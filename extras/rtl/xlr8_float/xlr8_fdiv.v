==> flow/design.v <==
module xlr8_fdiv
  #(parameter DENOM_W = 32,
    parameter NUMER_W = 32,
    parameter EXP_W   = 8,
    parameter FRAC_W =  23,
    parameter QUOTI_W = 32,
    parameter REMAI_W = DENOM_W)
  (input logic clk,
   input logic                rst_n,
   input logic                clken,
   input logic [DENOM_W-1:0]  denom,
   input logic [NUMER_W-1:0]  numer,
   input logic                start,  
   output logic [QUOTI_W-1:0] q_out
   );
   localparam MANT_W = FRAC_W+1;
   localparam QUO_W = MANT_W+3;
   localparam CNT_W = $clog2(MANT_W+1);
   localparam SUB_W = 28;  
  logic                       sign;
  logic [EXP_W-1:0]           exp_q;
  logic [EXP_W-1:0]           temp_exp;
  logic [EXP_W-1:0]           exp_numer;
  logic [EXP_W-1:0]           exp_denom;
  logic [FRAC_W-1:0]          frac_numer;
  logic [FRAC_W-1:0]          frac_denom;
  logic [MANT_W-1:0]          mant_numer;
  logic [MANT_W-1:0]          mant_denom;
  logic [MANT_W-1:0]          mant_q;
  logic                     exp_numer_0;
  logic                     exp_denom_0;
  logic                     exp_numer_255;
  logic                     exp_denom_255;
  logic                     frac_numer_0;
  logic                     frac_denom_0;
  logic                     numer_nan;
  logic                     denom_nan;
  logic                     numer_inf;
  logic                     denom_inf;
  logic                     numer_0;
  logic                     denom_0;
  logic [CNT_W-1:0]         cnt;
  logic [CNT_W-1:0]         cnt_nxt;
  logic [MANT_W:0]          q_rnd;
   logic [QUO_W:0]          quotient;
   logic [QUO_W:0]          quotient_nxt;
   logic                    bsy;
  logic [MANT_W-1:0]        divisor, divisor_nxt;
  logic [MANT_W:0]          dividend, dividend_nxt, dividend_mux;
  logic                     quotient_val;        
  logic [QUO_W:0] q_adjst;
  logic [EXP_W-1:0] exp_adjst;
  assign exp_numer = numer[23 +: EXP_W];
  assign exp_denom = denom[23 +: EXP_W];
  assign frac_numer = numer[FRAC_W-1:0];
  assign frac_denom = denom[FRAC_W-1:0];
  assign mant_numer = {1'b1,numer[FRAC_W-1:0]};
  assign mant_denom = {1'b1,denom[FRAC_W-1:0]};
  always_ff @(posedge clk or negedge rst_n)
    if (!rst_n) begin
      sign <= 1'b0;
      temp_exp <= 8'h0;
    end
    else begin
      sign <= numer[31]^denom[31];  
      temp_exp <= exp_numer - exp_denom + 'd127;  
    end
  always_comb begin
    exp_numer_0 = exp_numer == 0;
    exp_denom_0 = exp_denom == 0;
    exp_numer_255 = exp_numer == 8'hff;
    exp_denom_255 = exp_denom == 8'hff;
    frac_numer_0 = frac_numer == 0;
    frac_denom_0 = frac_denom == 0;
    numer_nan = (exp_numer_255) && !frac_numer_0;
    denom_nan = (exp_denom_255) && !frac_denom_0;
    numer_inf = (exp_numer_255) && frac_numer_0;
    denom_inf = (exp_denom_255) && frac_denom_0;
    numer_0 = exp_numer_0;
    denom_0 = exp_denom_0;
  end
  always_comb begin
    if (numer_nan || denom_nan || (numer_0 && denom_0) || (numer_inf && denom_inf)) begin
      q_out = 32'h7fffffff;
    end
    else if (numer_inf || denom_0) begin
      q_out = {sign,8'hff,23'h0};
    end
         else if (numer_0 || denom_inf) begin
           q_out = {sign,31'h0};
         end
              else begin
                q_out = {sign,exp_adjst,q_rnd[FRAC_W-1:0]};
              end
  end  
   logic [23:0] rslt;
   logic        brw;       
  always_comb begin: calc_nxt
    {brw,rslt} = dividend - divisor;
     dividend_mux = brw ? dividend : rslt;
     dividend_nxt = dividend_mux << 1;
     quotient_nxt = (brw) ? {quotient[26:0],1'b0} : {quotient[26:0],1'b1};
     divisor_nxt = divisor;
    cnt_nxt = cnt - 'd1;
    bsy = |cnt;
  end
  always_ff @(posedge clk or negedge rst_n)
    if (!rst_n) begin
      cnt <= {CNT_W{1'b0}};
      dividend <= {25{1'b0}};
      divisor <= {MANT_W{1'b0}};
      quotient <= {QUO_W{1'b0}};
    end
    else begin
      if (clken) begin
         cnt <= start && !bsy ? SUB_W :
                   bsy ? cnt_nxt : cnt;
         divisor <= start && !bsy ? mant_denom :
                       bsy ? divisor_nxt :
                       divisor;
        dividend <= start && !bsy ? {1'b0, mant_numer} :
                        bsy ? dividend_nxt :
                        dividend;
        quotient <= start && !bsy ? '0 :
                        bsy ? quotient_nxt :
                        quotient;
      end
    end  
  logic stcky, g, r;
  logic [25:0] q_inc_g;
  always_comb begin
    if (quotient >= 28'h8000000) begin
      exp_adjst = temp_exp ;
      q_adjst = quotient >>1;
    end
    else begin
      q_adjst = quotient;
      exp_adjst = temp_exp-1;
    end  
  end  
  always_comb begin
    stcky = q_adjst[0] || |dividend;
    g = q_adjst[2];
    r = q_adjst[1];
    q_inc_g = q_adjst[27:2] +1;
    q_rnd[0] = g&&!r&&!stcky ? 1'b0 : q_inc_g[1];
    q_rnd[24:1] = q_inc_g[25:2];
  end
  always_ff @(posedge clk) begin
    quotient_val <= bsy && (~|cnt_nxt);
  end
endmodule  
### From RTL to reports: xlr8_fdiv

What the tools print for xlr8_fdiv, step after step.
Line numbers count from 1 in the design file above.
Cell names lack the library's common part.
A cell with - has no value.

| set-up | value |
|---|---|
| top | xlr8_fdiv |
| clock port | clk |
| cell library | sky130hd |
| corner | tt_025C_1v80 |

### Elaborated design

Yosys after proc, flatten, opt, wreduce and memory -nomap, before mapping. Memory bits, and registers merged into a memory's read port (data or address), are not among the register bits. Print and check cells are not counted. Equal cells are merged and count once.

| word-level totals | value |
|---|---|
| register bits after elaboration | 91 |
| bits of input ports | 68 |
| output and inout port bits | 32 |
| elaborated cells | 60 |

| operators by class | value |
|---|---|
| add/sub/neg operators | 6 |
| order comparisons | 1 |
| equal/unequal tests | 2 |
| mux-type cells | 15 |
| bitwise gates (word level) | 1 |
| reductions and logical operators | 29 |

Operators by type and width:

| kind | number |
|---|---|
| 2-to-1 mux 31 bit | 2 |
| 2-to-1 mux 28 bit | 2 |
| 2-to-1 mux 25 bit | 2 |
| 2-to-1 mux 24 bit | 2 |
| zero test 23 bit | 2 |
| 2-to-1 mux 32 bit | 1 |
| >= comparator 28 bit with constant B | 1 |
| 2-to-1 mux 26 bit | 1 |
| subtractor 25 x 24 -> 25 bit | 1 |
| OR reduction 25 bit | 1 |
| adder 24 x 1 -> 24 bit with constant B | 1 |
| equality test 8 bit with constant B | 2 |
| zero test 8 bit | 2 |
| 2-to-1 mux 5 bit | 2 |
| logical AND 1 bit | 9 |
| subtractor 8 x 1 -> 8 bit with constant B | 1 |
| subtractor 8 bit | 1 |
| adder 8 bit with constant B | 1 |
| 2-to-1 mux 8 bit | 1 |
| logical OR 1 bit | 6 |
| zero test 1 bit | 5 |
| subtractor 5 x 1 -> 5 bit with constant B | 1 |
| OR reduction 5 bit | 1 |
| AND reduction 2 bit | 2 |
| nonzero test 2 bit | 1 |
| 2-to-1 mux 1 bit | 2 |
| bitwise XOR 1 bit | 1 |

### Longest topological paths

Yosys ltp: most cells in a row. Word level: on the elaborated netlist, between registers, memories and ports. Mapped: between sequential cells and ports; inverters and the memories' decode and read muxes count.

| logic depth | value |
|---|---|
| depth in word-level cells | 9 |
| ABC_AREA | 0 |
| mapped depth | 15 |
| mapped depth without buffers | 11 |

### Netlist

Yosys stat after the flow's synthesis: flattened, memories mapped to cells. It holds for the ABC_AREA given above (unset counts as 0); a run with the other value may have another netlist.
The area totals of this step are shown rounded.

Cells by type:

| cell type | number |
|---|---|
| dfrtp_1 | 91 |
| ha_1 | 40 |
| o21ai_0 | 66 |
| a21oi_1 | 61 |
| nand2_1 | 80 |
| xnor2_1 | 28 |
| mux2i_1 | 23 |
| a22o_1 | 26 |
| inv_1 | 47 |
| nor4_1 | 20 |
| xor2_1 | 14 |
| clkbuf_1 | 32 |
| a22oi_1 | 15 |
| nor2_1 | 30 |
| nand4_1 | 14 |
| a31oi_1 | 13 |
| o21ai_1 | 16 |
| nand3_1 | 13 |

Other cell types: 50; their cells: 164.

| mapped netlist | value |
|---|---|
| cell count | 793 |
| cell area after synthesis | 0.006761 sq mm |
| mapped flip-flops | 91 |
| buffers | 43 |

### Worst setup path after synthesis

Source: OpenSTA report_checks on the synthesized netlist (no wires, ideal clock, input and output delay 20% of the period each), path of least setup slack; recovery checks are left aside. Register names are those of the netlist, which keeps one name where synthesis merged equal registers.

| path after synthesis | value |
|---|---|
| path type | register to output |
| start point | reg quotient[27] |
| end point | out q_out[21] |
| period | 5100 ps |
| external output delay | 1020 ps |
| launch time at the first pin | 0 ps |
| arrival time | 3423 ps |
| required time | 4080 ps |
| path slack | 657 ps |
| delay of the path | 3423 ps |
| stages | 16 |
| buffers on the path | 5 |
| synthesis period reached | 4443 ps |

"delay of the path" is the arrival time less input delay plus setup time.
At an output port there is no setup time.
"stages": output pins that drive a net of the path, with the launching flip-flop's if there is one; two outputs of one cell count as two.
"synthesis period reached" = period - worst setup slack (recovery checks aside). The figure is calculated, with input and output delays left at 20% of the set period.
Between the ends stands the longest chain of elaborated cells between them, by number of cells; it is not shown to be the way that was timed. Of several equally long chains one is given.
A line is the first line of the expression or statement that the cell stems from. Yosys adds cells for indexed reads and writes and turns some case tables into memories.

| between the ends, after synthesis | value |
|---|---|
| cell sequence | dfrtp_1 > buf_2 > clkbuf_1 > clkbuf_1 > clkbuf_1 > mux2_2 > ha_1 > nand2_1 > a2111oi_4 > and3_1 > buf_2 > and2_1 > nand4b_1 > xnor2_1 > mux2i_1 > o21ai_0 |
| length of the longest elaborated chain | 6 |
| elaborated cells on any way between the ends | 6 |
| source lines of those cells | 5 |
| those cells by class | add/sub: 1; compare: 1; mux: 4 |

Ends and longest elaborated chain, after synthesis:

| element | line | text |
|---|---|---|
| from (decl) | 45 | `logic [QUO_W:0]          quotient;` |
| from (assign) | 112 | `quotient <= {QUO_W{1'b0}};` |
| from (assign) | 124 | `quotient <= start && !bsy ? '0 :` |
| >= comparator 28 bit | 132 | `if (quotient >= 28'h8000000) begin` |
| 2-to-1 mux 26 bit | 132 |  |
| adder 24 x 1 -> 24 bit | 145 | `q_inc_g = q_adjst[27:2] +1;` |
| 2-to-1 mux 31 bit | 89 | `else if (numer_0 \|\| denom_inf) begin` |
| 2-to-1 mux 31 bit | 86 | `else if (numer_inf \|\| denom_0) begin` |
| 2-to-1 mux 32 bit | 83 | `if (numer_nan \|\| denom_nan \|\| (numer_0 && denom_0) \|\| (numer_inf && denom_inf)) begin` |
| to (decl) | 14 | `output logic [QUOTI_W-1:0] q_out` |

### Timing after layout

Path of least setup slack in the final report of flow run 1 (OpenROAD, finished layout, wires in). Where an end is a register, its clock arrival counts in the times.
The report prints the path's times to 10 ps; the period is as set.

| path post-layout | value |
|---|---|
| path type | input to output |
| start point | in denom[0] |
| end point | out q_out[9] |
| period | 7720 ps |
| external input delay | 1540 ps |
| external output delay | 1540 ps |
| launch time at the first pin | 1540 ps |
| arrival time | 5020 ps |
| required time | 6180 ps |
| path slack | 1150 ps |
| stages | 9 |
| buffers on the path | 2 |

Between the ends stands the longest chain of elaborated cells between them, by number of cells; it is not shown to be the way that was timed. Of several equally long chains one is given.

| between the ends, post-layout | value |
|---|---|
| cell sequence | clkdlybuf4s50_1 > nor4_1 > and4_1 > nand3_1 > a21oi_1 > a21oi_1 > a31oi_2 > o21ai_0 > clkdlybuf4s50_1 |
| length of the longest elaborated chain | 7 |
| elaborated cells on any way between the ends | 12 |
| source lines of those cells | 6 |
| those cells by class | mux: 3; reduce/logical: 9 |

Ends and longest elaborated chain, post-layout:

| element | line | text |
|---|---|---|
| from (decl) | 11 | `input logic [DENOM_W-1:0]  denom,` |
| zero test 23 bit | 74 | `frac_denom_0 = frac_denom == 0;` |
| zero test 1 bit | 76 | `denom_nan = (exp_denom_255) && !frac_denom_0;` |
| logical AND 1 bit | 76 |  |
| logical OR 1 bit (3 in a row) | 83 | `if (numer_nan \|\| denom_nan \|\| (numer_0 && denom_0) \|\| (numer_inf && denom_inf)) begin` |
| 2-to-1 mux 32 bit | 83 |  |
| to (decl) | 14 | `output logic [QUOTI_W-1:0] q_out` |

Design xlr8_fdiv on sky130hd. What follows are 2 stored runs of the flow, each under its own settings; their order means nothing. The constraints put input and output delay at 20% of the set period each and load the outputs with 0.01 pF.
"period reached": clock period set for the run, less the worst setup slack. It is reckoned from that one timing run; input and output delays stay at 20% of the period that was set.
"total power after layout" rests on the timing tool's default activity at the inputs, not on a simulated workload.
Values from the reports are rounded here.

## Flow run 1

==> flow/run.sh <==
#!/bin/bash
# the make line also repeats the synthesis and layout settings of config.mk as NAME=value (left out here)
make -C /OpenROAD-flow-scripts/flow DESIGN_CONFIG=/design/flow/config.mk WORK_HOME=/design/flow/orfs CLKGATE_MAP_FILE= finish
==> flow/config.mk <==
export PLATFORM = sky130hd
export DESIGN_NAME = xlr8_fdiv
export DESIGN_NICKNAME = xlr8_fdiv
export VERILOG_FILES = /design/flow/design.v
export SDC_FILE = /design/flow/constraint.sdc
export NUM_CORES = 4
export LEC_CHECK = 0
export CAP_MARGIN = 20
export CELL_PAD_IN_SITES_DETAIL_PLACEMENT = 1
export CORE_ASPECT_RATIO = 1.14
export CORE_MARGIN = 5
export CORE_UTILIZATION = 40
export CTS_CLUSTER_DIAMETER = 262
export MAX_ROUTING_LAYER = met4
export PLACE_DENSITY_LB_ADDON = 0.24
export SLEW_MARGIN = 20
==> flow/constraint.sdc <==
create_clock -name core_clock -period 7.72 [get_ports {clk}]
set_input_delay 1.5440 -clock core_clock [delete_from_list [all_inputs] [get_ports {clk}]]
set_output_delay 1.5440 -clock core_clock [all_outputs]
set_load 0.01 [all_outputs]

| result of flow run 1 | value |
|---|---|
| period reached | 6569 ps |
| sum of negative setup slack | 0 ps |
| worst setup slack after layout | 1151 ps |
| std-cell area (final layout) | 0.008238 sq mm |
| utilization | 49.9 % |
| synthesized cell area | 0.006761 sq mm |
| total power after layout | 2.980 mW |
| die size | 0.01961 sq mm |

## Flow run 2

==> flow/run.sh <==
#!/bin/bash
# the make line also repeats the synthesis and layout settings of config.mk as NAME=value (left out here)
make -C /OpenROAD-flow-scripts/flow DESIGN_CONFIG=/design/flow/config.mk WORK_HOME=/design/flow/orfs CLKGATE_MAP_FILE= finish
==> flow/config.mk <==
export PLATFORM = sky130hd
export DESIGN_NAME = xlr8_fdiv
export DESIGN_NICKNAME = xlr8_fdiv
export VERILOG_FILES = /design/flow/design.v
export SDC_FILE = /design/flow/constraint.sdc
export NUM_CORES = 4
export LEC_CHECK = 0
export CAP_MARGIN = 20
export CELL_PAD_IN_SITES_GLOBAL_PLACEMENT = 3
export CORE_MARGIN = 2
export CORE_UTILIZATION = 50
export CTS_CLUSTER_SIZE = 86
export MAX_ROUTING_LAYER = met5
export PLACE_DENSITY = 0.39
export SETUP_SLACK_MARGIN = 0.65
export SLEW_MARGIN = 15
export TNS_END_PERCENT = 20
==> flow/constraint.sdc <==
create_clock -name core_clock -period 2.8 [get_ports {clk}]
set_input_delay 0.5600 -clock core_clock [delete_from_list [all_inputs] [get_ports {clk}]]
set_output_delay 0.5600 -clock core_clock [all_outputs]
set_load 0.01 [all_outputs]

Flow run 2: stopped before the end: placement reported GPL-0301
